==> flow/design.v <==
module line_drawer
(
	output logic [10:0] x, y,
	output logic done,
	input logic [10:0] x0, y0, x1, y1,
	input logic clk, reset
);
	logic signed [11:0] error, deltax, deltay, error2, errordx, errordy;
	logic is_steep;  
	logic [10:0] tempx, tempy;
	always_comb
	begin
		tempy = (y1 > y0) ? (y1 - y0) : (y0 - y1);  
		tempx = (x1 > x0) ? (x1 - x0) : (x0 - x1);  
		errordx = error + deltax;
		errordy = error + deltay;
	end
	always_ff @(posedge clk)
	begin
		if (reset)  
		begin
			x <= x0;
			y <= y0;
			is_steep <= tempy > tempx;
			deltax <= tempx;
			error <= -(tempx / 11'd2);
			deltay <= tempy;
		end
		else
		begin 
			if (is_steep)  
			begin 
				if(y > y1)
				begin
					y <= y - 1'd1;
					error <= errordx;
					if (errordx >= 0)
					begin
						x <= (x0 < x1) ? (x + 1'd1) : (x - 1'd1);
						error <= errordx - deltay;
					end
				end
				if(y < y1)
				begin
					y <= y + 1'd1;
					error <= errordx;
					if (errordx >= 0)
					begin
						x <= (x0 < x1) ? (x + 1'd1) : (x - 1'd1);
						error <= errordx - deltay;
					end
				end
			end
			else
			begin  
				if(x < x1)
				begin
					x <= x + 1'd1;
					error <= errordy;
					if (errordy >= 0)
					begin
						y <= (y0 < y1) ? (y + 1'd1) : (y - 1'd1);
						error <= errordy - deltax;
					end
				end
				if(x > x1)
				begin
					x <= x - 1'd1;
					error <= errordy;
					if (errordy >= 0)
					begin
						y <= (y0 < y1) ? (y + 1'd1) : (y - 1'd1);
						error <= errordy - deltax;
					end
				end
			end
		end
	end   
endmodule   
Tool chain data of line_drawer
The steps from the RTL of line_drawer to its reports follow in flow order.
Lines are those of the file above, counted from 1.
Operators: Yosys type, input widths -> output width; for muxes data width and select width s.
Library cell names are shortened.
{"block": "inputs", "top": "line_drawer", "clock_port": "clk", "lib": "sky130hd", "corner": "tt_025C_1v80"}

After elaboration
Yosys after proc, flatten, opt, wreduce and memory -nomap, before mapping. Memory bits, and registers merged into a memory's read port (data or address), are not among the register bits. Print and check cells are not counted. Equal cells are merged and count once.
{"block": "word_totals", "register_bits": 57, "latchBits": 0, "ram_bits": 0, "rom_bits": 0, "clocked_rd_ports_x_width": 0, "mem_count": 0, "out_inout_bits": 23, "elab_cells": 61}
{"block": "classes", "add_sub_neg": 13, "n_mul": 0, "div_mod_pow": 0, "n_cmp": 11, "equal": 1, "shift": 0, "n_mux": 28, "n_logic": 0, "reduce_logical": 2}
{"block": "ops", "operator": "$mux 11", "count": 20}
{"block": "ops", "operator": "$mux 12", "count": 8}
{"block": "ops", "operator": "$gt 11x11->1", "count": 5}
{"block": "ops", "operator": "$sub 11x11->11", "count": 4}
{"block": "ops", "operator": "$lt 11x11->1", "count": 4}
{"block": "ops", "operator": "$ge 12x1->1 const B", "count": 2}
{"block": "ops", "operator": "$add 12x12->12", "count": 2}
{"block": "ops", "operator": "$sub 12x12->12", "count": 2}
{"block": "ops", "operator": "$add 11x1->11 const B", "count": 2}
{"block": "ops", "operator": "$sub 11x1->11 const B", "count": 2}
{"block": "ops", "operator": "$neg 10->12", "count": 1}
{"block": "ops", "operator": "$ne 4x2->1 const B", "count": 1}
{"block": "ops", "operator": "$reduce_bool 4->1", "count": 1}
{"block": "ops", "operator": "$reduce_and 2->1", "count": 1}

Longest topological paths
Yosys ltp: most cells in a row. Word level: on the elaborated netlist, between registers, memories and ports. Mapped: between sequential cells and ports; inverters and the memories' decode and read muxes count.
{"block": "depth", "word_depth": 8, "abc_area": 0, "mapped_depth": 21, "mapped_depth_nobuf": 19}

Mapped cells and area
Yosys stat after the flow's synthesis: flattened, memories mapped to cells. It holds for the ABC_AREA given above (unset counts as 0); a run with the other value may have another netlist.
{"block": "types", "type": "edfxtp_1", "count": 57}
{"block": "types", "type": "ha_1", "count": 124}
{"block": "types", "type": "xnor2_1", "count": 57}
{"block": "types", "type": "mux2i_1", "count": 42}
{"block": "types", "type": "inv_1", "count": 110}
{"block": "types", "type": "a21oi_1", "count": 67}
{"block": "types", "type": "nor2_1", "count": 82}
{"block": "types", "type": "nand2_1", "count": 78}
{"block": "types", "type": "o21a_1", "count": 27}
{"block": "types", "type": "xor2_1", "count": 22}
{"block": "types", "type": "o21ai_0", "count": 36}
{"block": "types", "type": "fa_1", "count": 8}
{"block": "types", "type": "nor3_1", "count": 29}
{"block": "types", "type": "a21o_1", "count": 19}
{"block": "types", "type": "nand3_1", "count": 27}
{"block": "types", "type": "o211ai_1", "count": 17}
{"block": "types", "type": "mux2_2", "count": 11}
{"block": "types", "type": "and3_1", "count": 18}
Other cell types: 77; their cells: 262.
{"block": "mapped", "stdcells": 1093, "synth_area_um2": 8984.9, "flip_flops": 57, "buffers": 34}

Path before layout
Path of least setup slack by OpenSTA after synthesis, without wires, with an ideal clock, recovery checks aside; 20% of the period is set as input and as output delay. Where synthesis merged equal registers, the netlist keeps one of their names.
{"block": "synth_timing", "path_type": "input -> register", "startpoint": "input port y0[6]", "endpoint": "register is_steep", "clock_period_ps": 6840, "input_delay_ps": 1368, "t_arrival_ps": 4814, "required_time_ps": 6576, "setup_slack_ps": 1762, "delay_ps": 3710, "path_stages": 21, "period_less_setup_slack_ps": 5078}
"delay_ps" is the arrival time less input delay plus setup time.
"path_stages" counts driving pins, that of a launching flip-flop among them; a cell with two outputs on the path counts twice.
"period_less_setup_slack_ps" is the clock period less the worst setup slack; recovery checks do not enter. This is arithmetic on one report: input and output delays are still those of the set period (20% each).
The rows between start and end are the longest chain of elaborated cells between them; the timing report does not say that the signal goes this way. Where chains are equally long, one stands for them.
Each line given opens the expression or statement behind the cell; cells for indexed reads and writes are added by Yosys, which also makes memories of some case tables.
{"block": "synth_between", "cell_sequence": "inv_1 > ha_1 > buf_2 > a21o_1 > a21oi_1 > o21ai_1 > o221ai_1 > a21oi_2 > buf_2 > mux2_2 > ha_1 > nor2b_1 > o21a_1 > o21a_1 > o21a_1 > o21a_1 > o21ai_0 > nand2b_1 > a21oi_1 > a2bb2oi_1 > a21oi_1", "elab_chain_cells": 3, "cone_cells": 5, "cone_lines": 2}
{"block": "synth_rtl", "item": "start: declaration", "line_no": 5, "text": "input logic [10:0] x0, y0, x1, y1,"}
{"block": "synth_rtl", "item": "$gt 11x11->1", "line_no": 13, "text": "tempy = (y1 > y0) ? (y1 - y0) : (y0 - y1);"}
{"block": "synth_rtl", "item": "$mux 11", "line_no": 13}
{"block": "synth_rtl", "item": "$gt 11x11->1", "line_no": 24, "text": "is_steep <= tempy > tempx;"}
{"block": "synth_rtl", "item": "end: assignment", "line_no": 24}
{"block": "synth_rtl", "item": "end: declaration", "line_no": 9, "text": "logic is_steep;"}
Some nets on the timed path still bear RTL names; the line given drives or declares the net.
{"block": "synth_nets", "signal": "tempy[1]", "line_no": 13}

Timing after layout
From the final timing report of run 1: the path of least setup slack in the routed layout; clock arrival at registers is part of the times.
The path's times are printed in steps of 10 ps; the period is the one set.
{"block": "layout_timing", "path_type": "input -> register", "startpoint": "input port x1[8]", "endpoint": "register is_steep", "clock_period_ps": 4800, "input_delay_ps": 960, "t_arrival_ps": 4670, "required_time_ps": 4880, "setup_slack_ps": 210, "path_stages": 21}
The rows between start and end are the longest chain of elaborated cells between them; the timing report does not say that the signal goes this way. Where chains are equally long, one stands for them.
{"block": "layout_between", "cell_sequence": "clkdlybuf4s50_1 > ha_1 > buf_6 > and3_4 > and3_1 > o21a_4 > nor2_8 > buf_12 > mux2_4 > inv_4 > ha_4 > nor2b_1 > o21a_1 > o21a_1 > o21a_1 > o21a_1 > o21ai_1 > nand2b_1 > a21oi_2 > a2bb2oi_2 > a21oi_1", "elab_chain_cells": 3, "cone_cells": 5, "cone_lines": 2}
{"block": "layout_rtl", "item": "start: declaration", "line_no": 5, "text": "input logic [10:0] x0, y0, x1, y1,"}
{"block": "layout_rtl", "item": "$gt 11x11->1", "line_no": 14, "text": "tempx = (x1 > x0) ? (x1 - x0) : (x0 - x1);"}
{"block": "layout_rtl", "item": "$mux 11", "line_no": 14}
{"block": "layout_rtl", "item": "$gt 11x11->1", "line_no": 24, "text": "is_steep <= tempy > tempx;"}
{"block": "layout_rtl", "item": "end: assignment", "line_no": 24}
{"block": "layout_rtl", "item": "end: declaration", "line_no": 9, "text": "logic is_steep;"}
Some nets on the timed path still bear RTL names; the line given drives or declares the net.
{"block": "layout_nets", "signal": "tempx[1]", "line_no": 14}

Data sheet: physical implementation of line_drawer

Top module line_drawer; platform sky130hd; tools Yosys and OpenROAD; 2 stored runs in no particular order. Input and output delays are each 20% of the period that was set; the output load is 0.01 pF.
"achieved_clock_period_ps" is the run's clock period less its worst setup slack. It is reckoned from that one timing run; input and output delays stay at 20% of the period that was set.
"worst_path_time_ps" = time allowed to the worst setup path (clock period - input delay - output delay, where it has them) - its slack; a late launch clock adds to it, a late capture clock takes from it.
"total_power_mw" rests on the timing tool's default activity at the inputs, not on a simulated workload.
"worst_path_time_ps" is known to 10 ps.

{"run": "run 1", "settings": { "period_ns": 4.8, "CORE_UTILIZATION": 18, "SETUP_SLACK_MARGIN": 0.06, "PLACE_DENSITY_LB_ADDON": 0.23, "GPL_TIMING_DRIVEN": 0, "GPL_ROUTABILITY_DRIVEN": 0, "CTS_CLUSTER_SIZE": 77, "CTS_CLUSTER_DIAMETER": 185, "CAP_MARGIN": 20, "CORE_MARGIN": 2, "SLEW_MARGIN": 20 }, "results": { "total_power_mw": 6.819, "finalCellArea_um2": 11262.1, "layout_utilization_pct": 22.9, "synthArea_um2": 8984.9, "tns_ps": 0, "worst_path_time_ps": 3630, "critical_path_type": "input -> register", "setup_ws_ps": 214, "achieved_clock_period_ps": 4586, "design.die.area_um2": 51719.9, "timing.hold.ws_ps": 751 }}
{"run": "run 2", "settings": { "period_ns": 7.73, "CAP_MARGIN": 20, "CORE_MARGIN": 2, "CORE_UTILIZATION": 40, "SLEW_MARGIN": 20 }, "results": { "layout_utilization_pct": 46.5, "total_power_mw": 3.998, "finalCellArea_um2": 10204.8, "setup_ws_ps": 1770, "worst_path_time_ps": 4410, "critical_path_type": "input -> register", "tns_ps": 0, "synthArea_um2": 8984.9, "design.die.area_um2": 23677.5, "achieved_clock_period_ps": 5960, "timing.hold.ws_ps": 715 }}
