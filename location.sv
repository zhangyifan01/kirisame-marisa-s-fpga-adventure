==> flow/design.v <==
module location (left, right, up, down, xin, yin, reset, GameClock, ex, ey, titlex, titley, start, hurt);
	input logic left, right, up, down, reset, GameClock, start;
	output logic [7:0] xin, yin;
	logic [7:0] x, y;
	output logic [9:0][7:0] ex, ey;
	output logic [7:0] titlex, titley;
	output logic hurt;
	logic [12:0] count;
	initial begin
		x = 100;
		y = 190;
		hurt = 1'b0;
	end
	always_ff @(posedge GameClock) begin
		if (left && x != 10) x = x - 2;
		if (right && x != 190) x = x + 2;
		if (up && y != 40) y = y - 2;
		if (down && y != 230) y = y + 2;
	end
	always_ff @(posedge GameClock) begin
		if (start) begin
			count++;
			if(titley < 242) titley++;
			if (count > 260 && count < 500) begin
				ex[1] = 50;
				ey[1] = count - 250;
				ex[2] = 90;
				ey[2] = count - 250;
				ex[3] = 130;
				ey[3] = count - 250;
			end
			if (count > 360 && count < 600) begin
				ex[4] = 70;
				ey[4] = count - 350;
				ex[5] = 110;
				ey[5] = count - 350;
				ex[6] = 150;
				ey[6] = count - 350;
			end
			if (count > 460 && count < 700) begin
				ex[7] = 90;
				ey[7] = count - 450;
				ex[8] = 130;
				ey[8] = count - 450;
			end
			if (count > 720 && count < 1200) begin   
				ex[9] = 70;
				ey[9] = 10;
			end
			if (count > 720 && count < 1200) begin
					ex[2] = ex[9] + 30;
					ey[2] = ey[9] + 1 + count % 240;
					ex[3] = ex[9] + 31 + (count%240)/3;
					ey[3] = ey[9] + 2 + count % 240;
					ex[4] = ex[9] + 29 - (count % 240)/3;
					ey[4] = ey[9] + 3 + count % 240;
			end
			if (count > 1200 && count < 1241) begin
				ey[9] = 10 + 6 * (count - 1200);
			end
			if (count > 1248 && count < 1250) begin
				ex[5] = ex[0] + 10;
				ey[5] = 255;
				ex[6] = ex[0] + 60;
				ey[6] = 255;
			end
			if (count > 1250 && count < 1500) begin  
				ex[0] = 130 - (count-1250) / 3;
				ey[0] = 1490 - count;
			end
			if (count > 1500 && count < 1800) begin
				ex[0] = 50;
				ey[0] = 5;
			end
			if (count > 1800 && count < 1900) begin
				ex[0] = 50 + (count - 1800)/2;
				ey[0] = 5 + (count - 1800) / 4;
			end
			if (count > 1900 && count < 2000) begin
				ex[0] = 101 - (count - 1900);
				ey[0] = 5 + (count - 1800) / 4;
			end
			if (count > 2000 && count < 2100) begin
				ex[0] = 1 + (count - 2000);
				ey[0] = 5 + (count - 1800) / 4;
			end
			if (count > 2100 && count < 2200) begin
				ex[0] = 100 - (count - 2100) / 2;
				ey[0] = 5 + (count - 1800) / 4;
			end
			if (count > 2200 && count < 2275) begin
				ex[0] = 50;
				ey[0] = 105 + 2*(count - 2200);
			end
			if (count > 1500 && count < 2200) begin
				ex[5] = ex[0] + 10;
				ex[6] = ex[0] + 60;
				if (ey[5] < 250) ey[5] = ey[5] + 2;
				else ey[5] = ey[0] + 71;
				if (ey[6] < 250) ey[6] = ey[6] + 2;
				else ey[6] = ey[0] + 71;
			end
			if (count > 2203 && count < 2205) begin 
				ey[6] = 255;
				ey[5] = 255;
			end
			if (count > 2400) count = 250;
		end else begin
			ex[1] = 250;
			ey[1] = 255;
			ex[2] = 251;
			ey[2] = 255;
			ex[3] = 252;
			ey[3] = 255;
			ex[4] = 253;
			ey[4] = 255;
			ex[5] = 254;
			ey[5] = 255;
			ex[6] = 255;
			ey[6] = 255;
			ex[7] = 256;
			ey[7] = 255;
			ex[8] = 257;
			ey[8] = 255;
			ex[0] = 150;
			ey[0] = 249;
			ex[9] = 200;
			ey[9] = 250;
			titlex = 20;
			titley = 40;
			count = 0;
		end
	end
	always_ff @(posedge GameClock) begin   
		if ((((xin > ex[1] - 5 ) && (xin < ex[1] + 5)) && ((yin < ey[1] + 5 ) && (yin > ey[1] - 5))) 
		 || (((xin > ex[2] - 5 ) && (xin < ex[2] + 5)) && ((yin < ey[2] + 5 ) && (yin > ey[2] - 5)))
		 || (((xin > ex[3] - 5 ) && (xin < ex[3] + 5)) && ((yin < ey[3] + 5 ) && (yin > ey[3] - 5)))
		 || (((xin > ex[4] - 5 ) && (xin < ex[4] + 5)) && ((yin < ey[4] + 5 ) && (yin > ey[4] - 5)))
		 || (((xin > ex[5] - 5 ) && (xin < ex[5] + 5)) && ((yin < ey[5] + 5 ) && (yin > ey[5] - 5)))
		 || (((xin > ex[6] - 5 ) && (xin < ex[6] + 5)) && ((yin < ey[6] + 5 ) && (yin > ey[6] - 5)))
		 || (((xin > ex[7] - 5 ) && (xin < ex[7] + 5)) && ((yin < ey[7] + 5 ) && (yin > ey[7] - 5)))
		 || (((xin > ex[8] - 5 ) && (xin < ex[8] + 5)) && ((yin < ey[8] + 5 ) && (yin > ey[8] - 5)))
		 || (((xin - ex[9] < 80 ) && (xin - ex[9] > 0)) && ((yin - ey[9] > 0 ) && (yin - ey[9] < 40 )))
		 || (((xin - ex[0] < 70 ) && (xin - ex[0] > 0)) && ((yin - ey[0] > 0 ) && (yin - ey[0] < 70 )))
		) hurt = 1'b1;
      else hurt = 1'b0;
	end
	always_comb begin
		xin = x;
		yin = y;
	end
endmodule
# ---- Reports on location
# Tool output for the design above, in the order of the flow.
# Lines are those of the file above, counted from 1.
# Cell names lack the library's common part.
# The mark -- stands for no value.
dict set report setup {
  design {location}
  clk_port {GameClock}
  lib {sky130hd}
  lib_corner {tt_025C_1v80}
}

# ---- Word-level counts
# Yosys after proc, flatten, opt, wreduce and memory -nomap, before mapping. Memory bits, and registers merged into a memory's read port (data or address), are not among the register bits. Print and check cells are not counted. Equal cells are merged and count once.
dict set report bits {
  ff_bits 172
  inputBits 7
  output_inout_bits 193
  elab_cells 297
}
dict set report classes {
  addsub 77
  multipliers 1
  div 3
  compare 70
  equal 4
  mux 54
  logic 1
  reduce_and_logical 62
}
# cell n
set ops {}
lappend ops {{8-bit by 32-bit greater-than comparator with 1-bit output} 15}
lappend ops {{8-bit 2-to-1 mux} 53}
lappend ops {{13-bit by 8-bit remainder unit with 32-bit output with constant B} 1}
lappend ops {{32-bit by 1-bit greater-than comparator with 1-bit output with constant B} 4}
lappend ops {{32-bit by 2-bit divider with 32-bit output with constant B} 2}
lappend ops {{8-bit by 3-bit adder with 9-bit output with constant B} 14}
lappend ops {{8-bit by 3-bit subtractor with 9-bit output with constant B} 14}
lappend ops {{8-bit by 9-bit less-than comparator with 1-bit output} 14}
lappend ops {{32-bit by 7-bit less-than comparator with 1-bit output with constant B} 3}
lappend ops {{13-bit by 11-bit greater-than comparator with 1-bit output with constant B} 7}
lappend ops {{13-bit by 11-bit less-than comparator with 1-bit output with constant B} 7}
lappend ops {{2-bit by 32-bit multiplier with 7-bit output with constant A} 1}
lappend ops {{13-bit by 12-bit greater-than comparator with 1-bit output with constant B} 4}
lappend ops {{13-bit by 12-bit less-than comparator with 1-bit output with constant B} 4}
lappend ops {{1-bit logical AND} 48}
lappend ops {{8-bit by 2-bit adder with 8-bit output with constant B} 6}
lappend ops {{13-bit by 9-bit greater-than comparator with 1-bit output with constant B} 3}
lappend ops {{8-bit by 8-bit subtractor with 9-bit output} 4}
lappend ops {{32-bit by 6-bit less-than comparator with 1-bit output with constant B} 1}
lappend ops {{8-bit adder} 4}
lappend ops {{13-bit by 11-bit subtractor with 14-bit output with constant B} 2}
lappend ops {{13-bit by 10-bit less-than comparator with 1-bit output with constant B} 2}
lappend ops {{8-bit by 5-bit adder with 8-bit output with constant B} 3}
lappend ops {{8-bit subtractor with constant A} 3}
lappend ops {{8-bit subtractor with constant B} 3}
lappend ops {{8-bit less-than comparator with constant B} 3}
lappend ops {{8-bit by 1-bit adder with 8-bit output with constant B} 2}
lappend ops {{8-bit by 2-bit subtractor with 8-bit output with constant B} 2}
# Not listed: further kinds 29, cells in them 43.

# ---- Longest topological paths
# Yosys ltp: most cells in a row. Word level: on the elaborated netlist, between registers, memories and ports. Mapped: between sequential cells and ports; inverters and the memories' decode and read muxes count.
dict set report depth {
  depth_word 14
  ABC_AREA 0
  depth_mapped 44
  mapped_depth_nobuf 40
}

# ---- Mapped cells and area
# Source: synth_stat.txt of the flow (Yosys; design flattened, memories mapped). It holds for the ABC_AREA given above (unset counts as 0); a run with the other value may have another netlist.
# The area totals of this step are shown rounded.
# cell n area_total_um2
set types {}
lappend types {ha_1 305 3816.16}
lappend types {dfxtp_1 167 3.34E+03}
lappend types {xnor2_1 200 1751.68}
lappend types {xor2_1 124 1.09E+03}
lappend types {nand2_1 275 1032.24}
lappend types {o21ai_0 201 1.01E+03}
lappend types {a21oi_1 192 960.922}
lappend types {nor2_1 225 844.56}
lappend types {a21o_1 74 555.533}
lappend types {inv_1 146 548.026}
lappend types {clkbuf_1 140 525.504}
lappend types {nand3_1 100 500.48}
lappend types {nor2b_1 62 387.872}
lappend types {nand2b_1 55 344.08}
lappend types {o211ai_1 41 307.795}
lappend types {buf_4 40 300.288}
lappend types {nor3_1 60 300.288}
lappend types {o2111ai_1 29 253.994}
# Not listed: further types 91, cells in them 528.
dict set report mapped {
  cell_count 2964
  mapped_area_um2 22000
  seq_area_um2 3300
  flip_flops 167
  n_buf 205
}

# ---- Timing after synthesis
# Source: OpenSTA report_checks on the synthesized netlist (no wires, ideal clock, input and output delay 20% of the period each), path of least setup slack; recovery checks are left aside. Register names are those of the netlist, which keeps one name where synthesis merged equal registers.
dict set report synth_timing {
  path_type {reg-to-reg}
  startpoint {register count[1]}
  endpoint {register ex}
  period_ps 9650
  setup_ps 74
  launch_ps 0
  arrival_time_ps 8759
  required_time_ps 9576
  setup_slack_ps 817
  path_delay_ps 8833
  path_stages 42
  path_buffers 4
  period_less_setup_slack_ps 8833
}
# "path_delay_ps" is the arrival time less input delay plus setup time.
# "path_stages" counts driving pins, that of a launching flip-flop among them; a cell with two outputs on the path counts twice.
# "period_less_setup_slack_ps" is the clock period less the worst setup slack; recovery checks do not enter. This is arithmetic on one report: input and output delays are still those of the set period (20% each).
# Where an end lacks its bit number, it is one bit of the signal, or one of the new flip-flops if synthesis recoded a state register.
dict set report synth_via {
  cell_sequence {dfxtp_1 -> ha_1 -> clkbuf_1 -> nand3_1 -> nor3_1 -> xnor2_1 -> inv_2 -> buf_1 -> ha_1 -> o41ai_4 -> nand2_1 -> buf_2 -> maj3_2 -> a31oi_1 -> a21boi_1 -> a211oi_1 -> o221a_2 -> nor4_2 -> [... 6 more ...] -> o2111ai_1 -> o21a_1 -> ha_1 -> and4b_1 -> a31oi_1 -> inv_1 -> ha_1 -> inv_1 -> ha_1 -> fa_1 -> a21o_1 -> a21o_1 -> a21o_1 -> a21oi_1 -> xor2_1 -> xnor2_1 -> nor2_1 -> o21ai_0}
  cone_cells 16
  cone_classes {3 x add/sub; 2 x div; 4 x compare; 4 x mux; 3 x reduce/logical}
}
# element line
set synth_rtl {}
lappend synth_rtl {{start, declared} 8} ;# logic [12:0] count;
lappend synth_rtl {{start, assigned} 107} ;# if (count > 2400) count = 250;
lappend synth_rtl {{start, assigned} 131} ;# count = 0;
lappend synth_rtl {{end, declared} 5} ;# output logic [9:0][7:0] ex, ey;
# No chain of elaborated cells between the ends is given.

# ---- Worst path after layout
# From the final timing report of entry A: the path of least setup slack in the routed layout; clock arrival at registers is part of the times.
# The path's times are printed in steps of 10 ps; the period is the one set.
dict set report layout_timing {
  path_type {reg-to-reg}
  startpoint {register count[1]}
  endpoint {register ex}
  period_ps 8350
  setup_ps 140
  launch_ps 500
  arrival_time_ps 8500
  required_time_ps 8700
  setup_slack_ps 200
  path_stages 43
  path_buffers 3
}
# Where an end lacks its bit number, it is one bit of the signal, or one of the new flip-flops if synthesis recoded a state register.
dict set report layout_via {
  cell_sequence {dfxtp_4 -> ha_4 -> and3b_1 -> a31o_2 -> a21o_1 -> nand2_2 -> inv_2 -> ha_4 -> o41ai_4 -> buf_4 -> a31oi_1 -> xnor2_1 -> nand3_1 -> o31a_1 -> buf_4 -> nor4_2 -> o22ai_2 -> a211oi_4 -> [... 7 more ...] -> o2111ai_4 -> o21a_4 -> ha_4 -> and4b_1 -> a31oi_4 -> inv_4 -> ha_4 -> inv_2 -> ha_4 -> fa_2 -> a21o_1 -> a21o_1 -> a21o_1 -> a21oi_2 -> xor2_1 -> xnor2_1 -> nor2_1 -> o21ai_1}
  cone_cells 16
  cone_classes {3 x add/sub; 2 x div; 4 x compare; 4 x mux; 3 x reduce/logical}
}
# element line
set layout_rtl {}
lappend layout_rtl {{start, declared} 8} ;# logic [12:0] count;
lappend layout_rtl {{start, assigned} 107} ;# if (count > 2400) count = 250;
lappend layout_rtl {{start, assigned} 131} ;# count = 0;
lappend layout_rtl {{end, declared} 5} ;# output logic [9:0][7:0] ex, ey;
# No chain of elaborated cells between the ends is given.

# Top module location; platform sky130hd; tools Yosys and OpenROAD; 2 stored runs in no particular order. Input and output delays are each 20% of the period that was set; the output load is 0.01 pF.
# "clock_period_reached_ps" = clock period - worst setup slack. The figure is calculated, with input and output delays left at 20% of the set period.
# "timing.worst_path_ps" is the time allowed to the run's worst setup path (the clock period less input and output delay, where it has them) less its slack. Clock arrival times count: a late capture clock shortens it, a late launch clock lengthens it.
# By "design_power_mw" is meant OpenSTA's value without simulated activity: inputs other than the clock are taken to toggle once in ten clock periods, and the tool carries that through the logic.
# "timing.worst_path_ps" is known to 10 ps.
# Measured values are rounded.
run="entry A" settings period_ns=8.35 CORE_UTILIZATION=47 PLACE_DENSITY_LB_ADDON=0.1 GPL_TIMING_DRIVEN=1 SLEW_MARGIN=10 MAX_ROUTING_LAYER="met5" CAP_MARGIN=20 CORE_MARGIN=2
run="entry A" results synthesis_area_um2=22000 final_die_area_um2=49000 cell_area_final_um2=27000 layout_utilization_pct=58 setup_worst_slack_ps=200 setup_tns_ps=0 holdWs_ps=500 design_power_mw=6.1 clock_period_reached_ps=8148 timing.worst_path_ps=8150 worst_setup_path_type="reg-to-reg"
run="entry B" settings period_ns=7.35 CORE_UTILIZATION=31 PLACE_DENSITY_LB_ADDON=0.04 CORE_MARGIN=2 CELL_PAD_IN_SITES_GLOBAL_PLACEMENT=0 CELL_PAD_IN_SITES_DETAIL_PLACEMENT=2 CTS_CLUSTER_DIAMETER=301 CAP_MARGIN=20 SLEW_MARGIN=20
run="entry B" results synthesis_area_um2=22000 final_die_area_um2=73000 cell_area_final_um2=29000 layout_utilization_pct=41 setup_worst_slack_ps=-910 setup_tns_ps=-16000 holdWs_ps=490 design_power_mw=7.5 clock_period_reached_ps=8256 timing.worst_path_ps=8260 worst_setup_path_type="reg-to-reg"
